==> flow/design.v <==
`timescale 1ns/1ns
module echo(clk, reset_ns, data_out, adrs,
            data_in, WE, OE, CSn);
input         clk;            
input         reset_ns;       
input  [ 7:0] data_out;       
output [ 7:0] data_in;        
output        WE;             
output        OE;             
output        CSn;            
output        adrs;           
reg     [7:0] data_in;        
wire          WE;             
wire          OE;             
wire          CSn;            
reg     [3:0] state;          
integer       count_err;      
reg     [7:0] data;
reg     [7:0] status;
wire          load_status;
wire          load_data;
wire          parity_err;
wire          overflow;
wire          TXrdy;
wire          RXrdy;
assign load_status = adrs  && !CSn && OE;
assign load_data   = !adrs && !CSn && OE;
assign parity_err  = status[5];
assign overflow    = status[4];
assign TXrdy       = status[1];
assign RXrdy       = status[0];
  always @(posedge clk or negedge reset_ns)
        if (reset_ns == 1'b0)
           begin
           status  <= 8'b0;
			  data    <= 8'b0;
			  data_in <= 8'b0;
			  end
			else
			  begin
			  status  <= (load_status) ? data_out : status;
			  data    <= (load_data) ? data_out : data;
			  data_in <= data;
			  end		  
	reg    [3:0] ctl;
	assign {adrs,CSn,OE,WE} = ctl;
   always @(posedge clk or negedge reset_ns)
        if (reset_ns == 1'b0)
           begin
           state <= 4'h0;
			  ctl   <= 4'b0100;
			  end
        else
	       case (state)
		     4'h0: {state,ctl} <= {4'h1,4'b1100};  
			  4'h1: {state,ctl} <= {4'h2,4'b1010};  
			  4'h2: {state,ctl} <= {4'h3,4'b1100};  
			  4'h3: {state,ctl} <= (RXrdy) ? {4'h4,4'b0100} : {4'h0,4'b1100};
			  4'h4: {state,ctl} <= {4'h5,4'b0100};  
			  4'h5: {state,ctl} <= {4'h6,4'b0010};  
			  4'h6: {state,ctl} <= {4'h7,4'b0100};  
			  4'h7: {state,ctl} <= {4'h8,4'b0100};  
			  4'h8: {state,ctl} <= (TXrdy) ? {4'h9,4'b0100} : {4'h4,4'b1010};
			  4'h9: {state,ctl} <= {4'hA,4'b0001};
			  4'hA: {state,ctl} <= {4'hB,4'b0100};
			  4'hB: {state,ctl} <= {4'h0,4'b1100};
				default: {state,ctl} <= {4'h0,4'b1100};
	        endcase
   always @(posedge clk or negedge reset_ns)
	   if (reset_ns == 1'b0)
		   count_err <= 0;
	   else if (overflow == 1'b1)
		   count_err <= count_err + 1;
	   else if (parity_err == 1'b1)
		   count_err <= count_err + 1;
endmodule 
# ---- From RTL to reports: echo
# Tool output for the design above, in the order of the flow.
# Line numbers count from 1 in the design file above.
# Library cell names are shortened.
# Not given: -
dict set report design {
  top {echo}
  clock {clk}
  cell_library {sky130hd}
  lib_corner {tt_025C_1v80}
}

# ---- Word-level counts
# Source: Yosys, flattened and elaborated, memories not mapped. Widths are those after wreduce; folded enables and synchronous resets count as part of the registers. Registers that Yosys merges into a memory's read port (data or address) are not register bits. Print and check cells do not count. Equal cells are merged and count once.
dict set report word_totals {
  register_bits 26
  elab_cells 25
  inputBits 10
}
dict set report op_classes {
  muxes 3
  n_eq 10
  reduce_logical 7
}
# cell n
set op_table {}
lappend op_table {{case mux 8 bit (select 11 bit)} 1}
lappend op_table {{== test 4 x 3 -> 1 bit with constant B} 4}
lappend op_table {{== test 4 bit with constant B} 3}
lappend op_table {{== test 4 x 2 -> 1 bit with constant B} 2}
lappend op_table {{two-way mux 8 bit} 1}
lappend op_table {{two-way mux 7 bit} 1}
lappend op_table {{logical AND 1 bit} 4}
lappend op_table {{== test 4 x 1 -> 1 bit with constant B} 1}
lappend op_table {{zero test 4 bit} 1}
lappend op_table {{zero test 1 bit} 2}

# ---- Longest topological paths
# Yosys ltp: most cells in a row. Word level: on the elaborated netlist, between registers, memories and ports. Mapped: between sequential cells and ports; inverters and the memories' decode and read muxes count.
dict set report logic_depth {
  depth_word 3
  ABC_AREA 0
  depth_mapped 3
  mapped_depth_nobuf 3
}

# ---- After synthesis
# Source: synth_stat.txt of the flow (Yosys; design flattened, memories mapped). It holds for the ABC_AREA given above (unset counts as 0); a run with the other value may have another netlist.
# The area totals of this step are shown rounded.
# cell_type n type_area_um2
set types {}
lappend types {dfrtp_1 32 800.768}
lappend types {mux2_2 10 112.608}
lappend types {dfstp_2 2 52.55}
lappend types {nor3b_4 1 18.768}
lappend types {or3_1 3 18.768}
lappend types {nand2b_1 2 12.512}
lappend types {nor2_1 3 11.261}
lappend types {a21o_1 1 7.507}
lappend types {nand3b_1 1 7.507}
lappend types {o211ai_1 1 7.507}
lappend types {and2_1 1 6.256}
lappend types {nor2b_1 1 6.256}
lappend types {nor3_1 1 5.005}
lappend types {clkbuf_1 1 3.754}
lappend types {nand2_1 1 3.754}
dict set report synth_totals {
  seqArea_mm2 0.000853
  ff_cells 34
  synth_area_mm2 0.00107
  stdcells 61
}

# ---- Path before layout
# Path of least setup slack by OpenSTA after synthesis, without wires, with an ideal clock, recovery checks aside; 20% of the period is set as input and as output delay. Where synthesis merged equal registers, the netlist keeps one of their names.
dict set report synth_timing {
  path_type {register to register}
  from {register ctl[3]}
  to {register data[0]}
  t_arrival_ns 1.135
  stages 3
  setup_ns 0.125
  clock_period_ns 1.25
  t_required_ns 1.125
  path_slack_ns -0.009
  delay_ns 1.260
  synth_period_reached_ns 1.259
}
# "delay_ns" is the arrival time less input delay plus setup time.
# "stages": output pins that drive a net of the path, with the launching flip-flop's if there is one; two outputs of one cell count as two.
# "synth_period_reached_ns" is the clock period less the worst setup slack; recovery checks do not enter. This is arithmetic on one report: input and output delays are still those of the set period (20% each).
# Between the ends stands the longest chain of elaborated cells between them, by number of cells; it is not shown to be the way that was timed. Of several equally long chains one is given.
# Each line given opens the expression or statement behind the cell; cells for indexed reads and writes are added by Yosys, which also makes memories of some case tables.
dict set report synth_between {
  path_cell_list {dfrtp_1 -> nor3b_4 -> mux2_2}
  elab_chain_len 3
  cone_cells 3
  cone_classes {3 x reduce/logical}
}
# item line_no
set synth_rtl {}
lappend synth_rtl {{start, declared} 45} ;# reg [3:0] ctl;
lappend synth_rtl {{start, assigned} 51} ;# ctl <= 4'b0100;
lappend synth_rtl {{zero test 1 bit} 27} ;# assign load_data   = !adrs && !CSn && OE;
lappend synth_rtl {{logical AND 1 bit x2} 27}
lappend synth_rtl {{end, assigned} 36} ;# data <= 8'b0;
lappend synth_rtl {{end, assigned} 42} ;# data <= (load_data) ? data_out : data;
lappend synth_rtl {{end, declared} 18} ;# reg     [7:0] data;

# ---- Timing after layout
# From the final timing report of job 1: the path of least setup slack in the routed layout; clock arrival at registers is part of the times.
dict set report layout_timing {
  path_type {register to output}
  from {register ctl[3]}
  to {output adrs}
  path_slack_ns 0.14
  clock_period_ns 1.79
  t_arrival_ns 1.29
  t_required_ns 1.43
  stages 2
  out_delay_ns 0.36
}
dict set report layout_between {
  path_cell_list {dfrtp_1 -> clkdlybuf4s50_1}
  elab_chain_len 0
  cone_cells 0
}
# item line_no
set layout_rtl {}
lappend layout_rtl {{start, declared} 45} ;# reg [3:0] ctl;
lappend layout_rtl {{start, assigned} 51} ;# ctl <= 4'b0100;
lappend layout_rtl {{end, declared} 11} ;# output        adrs;

; Record of 2 stored runs of the RTL-to-layout flow on echo, platform sky130hd. The runs are unordered. Constraints: input delay and output delay 20% of the set period each, output load 0.01 pF.
; "achieved_period_ns" means the clock period less the worst setup slack. The figure is calculated, with input and output delays left at 20% of the set period.
; By "worst_path_ns" is meant the share of the clock period that the worst setup path is allowed (20% is reserved at inputs, 20% at outputs), minus its slack. Clock arrival times at its registers enter into it.
; "fin_power_uw": no workload was simulated; the value follows from the tool's default switching activity.
; Measured values are rounded.

[job 1: settings]
period_ns = 1.79
CAP_MARGIN = 20
CORE_MARGIN = 2
CORE_UTILIZATION = 40
SLEW_MARGIN = 20
[job 1: results]
worst_path_ns = 1.29
worst_path_kind = register to output
timing.hold.ws_ns = 0.363
total_die_area_mm2 = 0.00312
fin_power_uw = 1180
final_stdcell_area_mm2 = 0.00137
achieved_period_ns = 1.647
post_synth_area_mm2 = 0.00107
finish.utilization_pct = 54.5
setup_ws_ns = 0.143
setup_tns_ns = 0.000

[job 2: settings]
period_ns = 1.46
CORE_UTILIZATION = 60
SETUP_SLACK_MARGIN = -0.09
CELL_PAD_IN_SITES_GLOBAL_PLACEMENT = 3
GPL_ROUTABILITY_DRIVEN = 1
CAP_MARGIN = 20
MIN_ROUTING_LAYER = met2
CORE_MARGIN = 2
SLEW_MARGIN = 20
[job 2: results]
outcome = did not finish, placement stopped with GPL-0301
