==> flow/design.v <==
`timescale 1ns / 1ns
module UART_Transmitter(clk,rstb, CSn, WE, data_in, dbits, 
data_out,shift, shifting, txready, txout);
input clk;
input rstb;
input CSn;
input WE;
input [7:0] data_in;
input [2:0] dbits;
input shift;
output [7:0] data_out;
output shifting;
output txready;
output txout;
reg txready;
wire txout;
wire load;
reg shifting;
reg [7:0] data_out;
reg LSR;
reg [11:0] shift_reg;
reg [3:0] countBit;
wire done;
assign load = WE & ~CSn;
assign done = (countBit==12);
assign txout = shift_reg[0];
always @(posedge clk, negedge rstb)
if (!rstb)
shift_reg <= 12'b1;
else if (LSR)
begin
 shift_reg[0] <= 1'b1;
 shift_reg[1] <= 1'b0;
 shift_reg[8:2] <= data_out[6:0];
 shift_reg[11:9] <= dbits [2:0];
 end
else if (shift) shift_reg <= {1'b1, shift_reg[11:1]};
always @(posedge clk, negedge rstb)
if 		(!rstb) txready <= 1'b1;
else if 	(load)  txready <= 1'b0;
else if 	(done)  txready <= 1'b1;
always@(posedge clk, negedge rstb)
if 		(!rstb) data_out <= 8'b1;
else if 	(load)  data_out <= data_in;
always@ (posedge clk, negedge rstb)
if 	(!rstb) LSR <= 1'b0;
else if (load) LSR <= 1'b1;
else 	 LSR <= 1'b0;
always @ (posedge clk, negedge rstb)
if 		(!rstb) shifting <= 1'b0;
else if 	(LSR) shifting <= 1'b1;
else if (done) shifting <= 1'b0;
always @(posedge clk, negedge rstb)
	if (!rstb) countBit <= 4'b0;
	else if (load) countBit <= 4'b0;
	else if (shift) countBit <= countBit + 1;
	else if (done) countBit<=4'b0;
	else	countBit <= countBit;
endmodule
# Tool chain data of UART_Transmitter
# Tool output for the design above, in the order of the flow.
# Line numbers count from 1 in the design file above.
# Operators: Yosys type, input widths -> output width; for muxes data width and select width s.
# Cell names lack the library's common part.
# The mark n/a stands for no value.
[inputs] top_module="UART_Transmitter" clock="clk" library="sky130hd" lib_corner="tt_025C_1v80"

# Elaborated design
# Yosys after proc, flatten, opt, wreduce and memory -nomap, before mapping. Memory bits, and registers merged into a memory's read port (data or address), are not among the register bits. Print and check cells are not counted. Equal cells are merged and count once.
[word_totals] reg_bits=27 inputBits=16
[op_classes] bitwise=2 eq_ne=1 reduce_logical=4 addsub=1 n_mux=16
[ops] op="$mux 7" count=2
[ops] op="$mux 4" count=3
[ops] op="$mux 1" count=9
[ops] op="$reduce_bool 2->1" count=3
[ops] op="$mux 3" count=2
[ops] op="$add 4x1->4 const B" count=1
[ops] op="$eq 4x4->1 const B" count=1
[ops] op="$reduce_bool 3->1" count=1
[ops] op="$and 1x1->1" count=1
[ops] op="$not 1->1" count=1

# Logic depth
# Yosys ltp: most cells in a row. Word level: on the elaborated netlist, between registers, memories and ports. Mapped: between sequential cells and ports; inverters and the memories' decode and read muxes count.
[depth] depth_word=4 ABC_AREA=0 ltp_mapped=5 ltp_nobuf=5

# Synthesis result
# Source: synth_stat.txt of the flow (Yosys; design flattened, memories mapped). It holds for the ABC_AREA given above (unset counts as 0); a run with the other value may have another netlist.
# The area totals of this step are shown rounded.
[types] cell_type="dfrtp_1" count=24 area_total_um2=600.576
[types] cell_type="mux2i_1" count=10 area_total_um2=100.096
[types] cell_type="dfstp_2" count=3 area_total_um2=78.826
[types] cell_type="mux2_4" count=4 area_total_um2=60.058
[types] cell_type="o21ai_0" count=12 area_total_um2=60.058
[types] cell_type="nand2_1" count=14 area_total_um2=52.55
[types] cell_type="mux2_2" count=4 area_total_um2=45.043
[types] cell_type="a21oi_1" count=5 area_total_um2=25.024
[types] cell_type="ha_1" count=2 area_total_um2=25.024
[types] cell_type="nand3b_1" count=3 area_total_um2=22.522
[types] cell_type="buf_12" count=1 area_total_um2=20.019
[types] cell_type="nor2b_4" count=1 area_total_um2=13.763
[types] cell_type="buf_6" count=1 area_total_um2=11.261
[types] cell_type="inv_1" count=3 area_total_um2=11.261
[types] cell_type="and4b_1" count=1 area_total_um2=10.01
[types] cell_type="a211o_1" count=1 area_total_um2=8.758
[types] cell_type="xor2_1" count=1 area_total_um2=8.758
[types] cell_type="a21boi_0" count=1 area_total_um2=7.507
# Not listed: further types 7, cells in them 9.
[mapped] buf_cells=6 stdcells=100 ffs=27 mapped_area_mm2=0.001207

# Worst setup path after synthesis
# OpenSTA on the mapped netlist: ideal clock, no wires. The path of least setup slack (recovery checks aside). Input and output delay are each 20% of the period. Register names are those of the netlist, which keeps one name where synthesis merged equal registers.
[synth_path] path_kind="input to register" from="input port WE" to="register data_out[3]" setup_time_ns=0.125 launch_ns=0.302 path_buffers=2 arrival_ns=0.933 path_delay_ns=0.756 slack_ns=0.452 tclk_ns=1.51 driving_pins=4 period_less_setup_slack_ns=1.058
# "path_delay_ns" is the arrival time less input delay plus setup time.
# "driving_pins": output pins that drive a net of the path, with the launching flip-flop's if there is one; two outputs of one cell count as two.
# "period_less_setup_slack_ns" is the clock period less the worst setup slack; recovery checks do not enter. This is arithmetic on one report: input and output delays are still those of the set period (20% each).
# Between the ends stands the longest chain of elaborated cells between them, by number of cells; it is not shown to be the way that was timed. Of several equally long chains one is given.
# A line is the first line of the expression or statement that the cell stems from. Yosys adds cells for indexed reads and writes and turns some case tables into memories.
[synth_between] path_cell_list="nor2b_4 > buf_6 > buf_12 > mux2_4" elab_chain_len=1 cells_between=1 classes_between="logic: 1"
[synth_rtl] element="start: declaration" line=7 text="input WE;"
[synth_rtl] element="$and 1x1->1" line=24 text="assign load = WE & ~CSn;"
[synth_rtl] element="end: assignment" line=43 text="if (!rstb) data_out <= 8'b1;"
[synth_rtl] element="end: assignment" line=44 text="else if (load) data_out <= data_in;"
[synth_rtl] element="end: declaration" line=11 text="output [7:0] data_out;"
# Nets of the timed path that keep an RTL name, with a line that drives or declares them; the list need not be complete.
[synth_named_nets] signal="load" line=24

# Timing after layout
# Path of least setup slack in the final report of job 1 (OpenROAD, finished layout, wires in). Where an end is a register, its clock arrival counts in the times.
[layout_path] path_kind="register to output" from="register data_out[0]" to="output port data_out[0]" output_delay_ns=0.24 driving_pins=2 slack_ns=-0.08 tclk_ns=1.19 path_buffers=1 launch_ns=0.35 arrival_ns=1.03
[layout_between] path_cell_list="dfstp_2 > buf_6" elab_chain_len=0 cells_between=0
[layout_rtl] element="start: declaration" line=11 text="output [7:0] data_out;"
[layout_rtl] element="start: assignment" line=43 text="if (!rstb) data_out <= 8'b1;"
[layout_rtl] element="start: assignment" line=44 text="else if (load) data_out <= data_in;"
[layout_rtl] element="end: declaration" line=11

Stored flow runs of UART_Transmitter (2 of them; Yosys, OpenROAD, sky130hd). They differ in their settings and are not a sequence. Constraints: input delay and output delay 20% of the set period each, output load 0.01 pF.
"period_reached_ns": clock period set for the run, less the worst setup slack. It is reckoned from that one timing run; input and output delays stay at 20% of the period that was set.
"worst_path_time_ns" = time allowed to the worst setup path (clock period - input delay - output delay, where it has them) - its slack; a late launch clock adds to it, a late capture clock takes from it.
"power_total_uw" rests on the timing tool's default activity at the inputs, not on a simulated workload.
Values from the reports are rounded here.

[flow] job 1: files
==> flow/run.sh <==
#!/bin/bash
# the make line also repeats the synthesis and layout settings of config.mk as NAME=value (left out here)
make -C /OpenROAD-flow-scripts/flow DESIGN_CONFIG=/design/flow/config.mk WORK_HOME=/design/flow/orfs CLKGATE_MAP_FILE= finish
==> flow/config.mk <==
export PLATFORM = sky130hd
export DESIGN_NAME = UART_Transmitter
export DESIGN_NICKNAME = UART_Transmitter
export VERILOG_FILES = /design/flow/design.v
export SDC_FILE = /design/flow/constraint.sdc
export NUM_CORES = 4
export LEC_CHECK = 0
export CAP_MARGIN = 20
export CORE_MARGIN = 2
export CORE_UTILIZATION = 67
export SLEW_MARGIN = 20
==> flow/constraint.sdc <==
create_clock -name core_clock -period 1.19 [get_ports {clk}]
set_input_delay 0.2380 -clock core_clock [delete_from_list [all_inputs] [get_ports {clk}]]
set_output_delay 0.2380 -clock core_clock [all_outputs]
set_load 0.01 [all_outputs]

[flow] job 1: metrics
[metrics] finish.utilization_pct = 96.2
[metrics] power_total_uw = 2378
[metrics] period_reached_ns = 1.268
[metrics] synth_area_mm2 = 0.001207
[metrics] worstSetupSlack_ns = -0.078
[metrics] cell_area_final_mm2 = 0.001643
[metrics] design.die.area_mm2 = 0.002158
[metrics] worst_path_time_ns = 1.03
[metrics] worst_setup_path_type = register to output
[metrics] tns_setup_ns = -0.279

[flow] job 2: files
==> flow/run.sh <==
#!/bin/bash
# the make line also repeats the synthesis and layout settings of config.mk as NAME=value (left out here)
make -C /OpenROAD-flow-scripts/flow DESIGN_CONFIG=/design/flow/config.mk WORK_HOME=/design/flow/orfs CLKGATE_MAP_FILE= finish
==> flow/config.mk <==
export PLATFORM = sky130hd
export DESIGN_NAME = UART_Transmitter
export DESIGN_NICKNAME = UART_Transmitter
export VERILOG_FILES = /design/flow/design.v
export SDC_FILE = /design/flow/constraint.sdc
export NUM_CORES = 4
export LEC_CHECK = 0
export CAP_MARGIN = 20
export CELL_PAD_IN_SITES_DETAIL_PLACEMENT = 2
export CORE_MARGIN = 2
export CORE_UTILIZATION = 50
export CTS_CLUSTER_DIAMETER = 362
export CTS_CLUSTER_SIZE = 11
export GPL_TIMING_DRIVEN = 0
export MIN_ROUTING_LAYER = met2
export SLEW_MARGIN = 20
==> flow/constraint.sdc <==
create_clock -name core_clock -period 1.32 [get_ports {clk}]
set_input_delay 0.2640 -clock core_clock [delete_from_list [all_inputs] [get_ports {clk}]]
set_output_delay 0.2640 -clock core_clock [all_outputs]
set_load 0.01 [all_outputs]

[flow] job 2: not finished: placement ended with error DPL-0033
