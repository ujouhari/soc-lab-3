==> flow/design.v <==
`timescale 1ns / 1ns
module baudGen (clk, rstb, baud_select,shifting, shifting_rx, shift, HB, FB);
input clk, rstb;
input [3:0] baud_select;
input shifting;
input shifting_rx;
output shift;
output HB, FB;
reg [18:0] counter_tx;
wire [3:0] baud_select;
reg [18:0] clock_bits;
wire shift;
wire [1:0] sel_tx;
wire [1:0] sel_rx;
reg[18:0] counter_rx;
wire HB ;
wire FB ;
assign sel_tx = {shifting,shift};
assign sel_rx = {shifting_rx, FB};
assign shift = (counter_tx == clock_bits);
assign HB = (counter_rx == (clock_bits/2));  
assign FB = (counter_rx == clock_bits);  
always @ (*)
begin
	clock_bits = clock_bits;
	case (baud_select)
	4'b0000: clock_bits = 166667;
	4'b0001: clock_bits = 41667;
	4'b0010: clock_bits = 20833;
	4'b0011: clock_bits = 10417;
	4'b0100: clock_bits = 5208;
	4'b0101: clock_bits = 2604;
	4'b0110: clock_bits = 1302;
	4'b0111: clock_bits = 868;
	4'b1000: clock_bits = 434;
	4'b1001: clock_bits = 217;
	4'b1010: clock_bits = 109;
	4'b1011: clock_bits = 54;
	default clock_bits = 5208;
	endcase
end
always @(posedge clk, negedge rstb)
if 		(!rstb) counter_tx <= 18'b0;
else 
begin
	counter_tx <= counter_tx;
	case (sel_tx)
		2'b00: counter_tx <= 18'b0 ;
		2'b01: counter_tx <= 18'b0 ;
		2'b10: counter_tx <= counter_tx + 1;
		2'b11: counter_tx <= 18'b0;
		default counter_tx <= counter_tx;
	endcase
end
always @(posedge clk, negedge rstb)
if(!rstb) counter_rx <= 18'b0;
else
begin
	counter_rx <= counter_rx;			 
		case (sel_rx)
			2'b00	:	counter_rx <= 18'b0;
			2'b01	:	counter_rx <= 18'b0;
			2'b10	:	counter_rx <= counter_rx + 1;
			2'b11 :	counter_rx <= 18'b0;
			default counter_rx <= counter_rx;
		endcase
end
endmodule
Step by step through the tools: baudGen
Tool output for the design above, in the order of the flow.
Lines are those of the file above, counted from 1.
Operators: Yosys type, input widths -> output width; for muxes data width and select width s.
Cell names lack the library's common part.
{"block": "inputs", "top": "baudGen", "clk_port": "clk", "library": "sky130hd", "lib_corner": "tt_025C_1v80"}

Word level
Yosys after proc, flatten, opt, wreduce and memory -nomap, before mapping. Enables and synchronous resets that opt folds into registers are not counted as muxes. Memory bits, and registers merged into a memory's read port (data or address), are not among the register bits. Print and check cells are not counted. Equal cells are merged and count once.
Yosys's memory passes give these memory sizes; they may raise the number of words (mostly to a power of two), join words into wider ones and drop unused or constant bits.
{"block": "word_totals", "reg_bits": 38, "rom_bits": 272, "mem_count": 1, "input_bits": 8}
{"block": "memory_table", "memory": "(name not given)", "size": 16, "width": 17, "rd": 1, "wr": 0, "line": 26, "text": "case (baud_select)"}
{"block": "classes", "addsub": 2, "n_eq": 9, "muxes": 2, "reduce_logical": 4}
{"block": "ops", "op": "$pmux 19 s2", "n": 2}
{"block": "ops", "op": "$add 19x1->19 const B", "n": 2}
{"block": "ops", "op": "$eq 19x19->1", "n": 2}
{"block": "ops", "op": "$eq 19x18->1", "n": 1}
{"block": "ops", "op": "$eq 2x2->1 const B", "n": 4}
{"block": "ops", "op": "$reduce_or 3->1", "n": 2}
{"block": "ops", "op": "$eq 2x1->1 const B", "n": 2}
{"block": "ops", "op": "$logic_not 2->1", "n": 2}

Depth
Depth = most cells in a row (Yosys ltp): at word level without a register or memory, in the mapped netlist without a sequential cell, where the memories' decode and read muxes count.
{"block": "depth", "word_depth": 4, "ABC_AREA": 0, "mapped_depth": 12}

After synthesis
Source: synth_stat.txt of the flow (Yosys; design flattened, memories mapped). It holds for the ABC_AREA given above (unset counts as 0); a run with the other value may have another netlist.
Totals and module areas in this step are rounded.
{"block": "by_type", "cell": "dfrtp_1", "n": 38}
{"block": "by_type", "cell": "xnor2_1", "n": 28}
{"block": "by_type", "cell": "xor2_1", "n": 27}
{"block": "by_type", "cell": "nor2_1", "n": 55}
{"block": "by_type", "cell": "nand2_1", "n": 45}
{"block": "by_type", "cell": "clkbuf_1", "n": 28}
{"block": "by_type", "cell": "ha_1", "n": 8}
{"block": "by_type", "cell": "o21ai_0", "n": 20}
{"block": "by_type", "cell": "nand4_1", "n": 13}
{"block": "by_type", "cell": "nand3_1", "n": 15}
{"block": "by_type", "cell": "nor2b_1", "n": 12}
{"block": "by_type", "cell": "and3_1", "n": 9}
{"block": "by_type", "cell": "buf_2", "n": 10}
{"block": "by_type", "cell": "nand2b_1", "n": 8}
{"block": "by_type", "cell": "a211oi_1", "n": 6}
{"block": "by_type", "cell": "a21oi_1", "n": 9}
{"block": "by_type", "cell": "buf_6", "n": 4}
{"block": "by_type", "cell": "and4_1", "n": 5}
Other cell types: 43; their cells: 106.
{"block": "synth_totals", "mapped_cells": 446, "yosys_area_mm2": 0.0035, "sequential_area_mm2": 0.00095, "ff_cells": 38, "n_buf": 47}

Timing after synthesis
OpenSTA on the mapped netlist: ideal clock, no wires. The path of least setup slack (recovery checks aside). Input and output delay are each 20% of the period. Register names are those of the netlist, which keeps one name where synthesis merged equal registers.
{"block": "synth_timing", "kind": "input port to output port", "startpoint": "in baud_select[0]", "endpoint": "out HB", "clock_period_ns": 3.68, "launch_ns": 0.736, "arrival_time_ns": 2.938, "required_time_ns": 2.944, "path_slack_ns": 0.006, "path_delay_ns": 2.202, "driving_pins": 9, "n_path_buf": 2, "period_less_setup_slack_ns": 3.674}
"path_delay_ns" = arrival - input delay + setup time.
A path that ends at an output port has no setup time.
"driving_pins" counts driving pins, that of a launching flip-flop among them; a cell with two outputs on the path counts twice.
"period_less_setup_slack_ns" is the clock period less the worst setup slack; recovery checks do not enter. This is arithmetic on one report: input and output delays are still those of the set period (20% each).
The rows between start and end are the longest chain of elaborated cells between them; the timing report does not say that the signal goes this way. Where chains are equally long, one stands for them.
A line is the first line of the expression or statement that the cell stems from. Yosys adds cells for indexed reads and writes and turns some case tables into memories.
The chain passes a memory read, where the word-level depth is cut; so it can be longer than that depth.
{"block": "synth_via", "path_cell_list": "buf_2 -> inv_1 -> ha_1 -> buf_2 -> a211oi_1 -> xnor2_1 -> nand2_1 -> or4_1 -> nor4_1", "elab_chain_len": 2}
{"block": "synth_lines", "element": "start, declared", "line": 4, "text": "input [3:0] baud_select;"}
{"block": "synth_lines", "element": "$mem_v2 16x17", "line": 26, "text": "case (baud_select)"}
{"block": "synth_lines", "element": "$eq 19x18->1", "line": 21, "text": "assign HB = (counter_rx == (clock_bits/2));"}
{"block": "synth_lines", "element": "end, declared", "line": 8, "text": "output HB, FB;"}

Timing after layout
Path of least setup slack in the final report of run 1 (OpenROAD, finished layout, wires in). Where an end is a register, its clock arrival counts in the times.
{"block": "layout_timing", "kind": "input port to output port", "startpoint": "in baud_select[3]", "endpoint": "out FB", "clock_period_ns": 2.16, "launch_ns": 0.43, "arrival_time_ns": 2.54, "required_time_ns": 1.73, "path_slack_ns": -0.81, "driving_pins": 10, "n_path_buf": 4}
The rows between start and end are the longest chain of elaborated cells between them; the timing report does not say that the signal goes this way. Where chains are equally long, one stands for them.
The chain passes a memory read, where the word-level depth is cut; so it can be longer than that depth.
{"block": "layout_via", "path_cell_list": "clkdlybuf4s15_2 -> buf_6 -> buf_4 -> or3b_1 -> nand3_1 -> and4_1 -> nand4_1 -> or4_4 -> nor2_2 -> buf_2", "elab_chain_len": 2}
{"block": "layout_lines", "element": "start, declared", "line": 4, "text": "input [3:0] baud_select;"}
{"block": "layout_lines", "element": "$mem_v2 16x17", "line": 26, "text": "case (baud_select)"}
{"block": "layout_lines", "element": "$eq 19x19->1", "line": 22, "text": "assign FB = (counter_rx == clock_bits);"}
{"block": "layout_lines", "element": "end, declared", "line": 8, "text": "output HB, FB;"}

--- measured runs ---
Below are 2 stored runs of the flow (Yosys, OpenROAD; platform sky130hd) on baudGen, each with its settings and what was measured, unordered. Constraints: input delay and output delay 20% of the set period each, output load 0.01 pF.
By "total_power_mw" is meant OpenSTA's value without simulated activity: inputs other than the clock are taken to toggle once in ten clock periods, and the tool carries that through the logic.
Results are given in rounded form.

{"run": "run 1", "settings": { "period_ns": 2.16, "CORE_UTILIZATION": 40, "PLACE_DENSITY": 0.9, "CORE_ASPECT_RATIO": 1.12, "CORE_MARGIN": 5, "SLEW_MARGIN": 0, "MAX_ROUTING_LAYER": "met5", "CAP_MARGIN": 20 }, "results": { "finalCellArea_mm2": 0.0048, "synth_area_mm2": 0.0035, "die_area_mm2": 0.011, "setup_ws_ns": -0.81, "total_power_mw": 1.8, "util_pct": 56 }}
{"run": "run 2", "settings": { "period_ns": 3.15, "CORE_UTILIZATION": 65, "SETUP_SLACK_MARGIN": -0.08, "GPL_TIMING_DRIVEN": 0, "CTS_CLUSTER_SIZE": 86, "CTS_CLUSTER_DIAMETER": 202, "CAP_MARGIN": 20, "CORE_MARGIN": 2, "SLEW_MARGIN": 20 }, "results": { "finalCellArea_mm2": 0.0042, "synth_area_mm2": 0.0035, "die_area_mm2": 0.0059, "setup_ws_ns": -0.27, "total_power_mw": 1.3, "util_pct": 81 }}
--- end ---
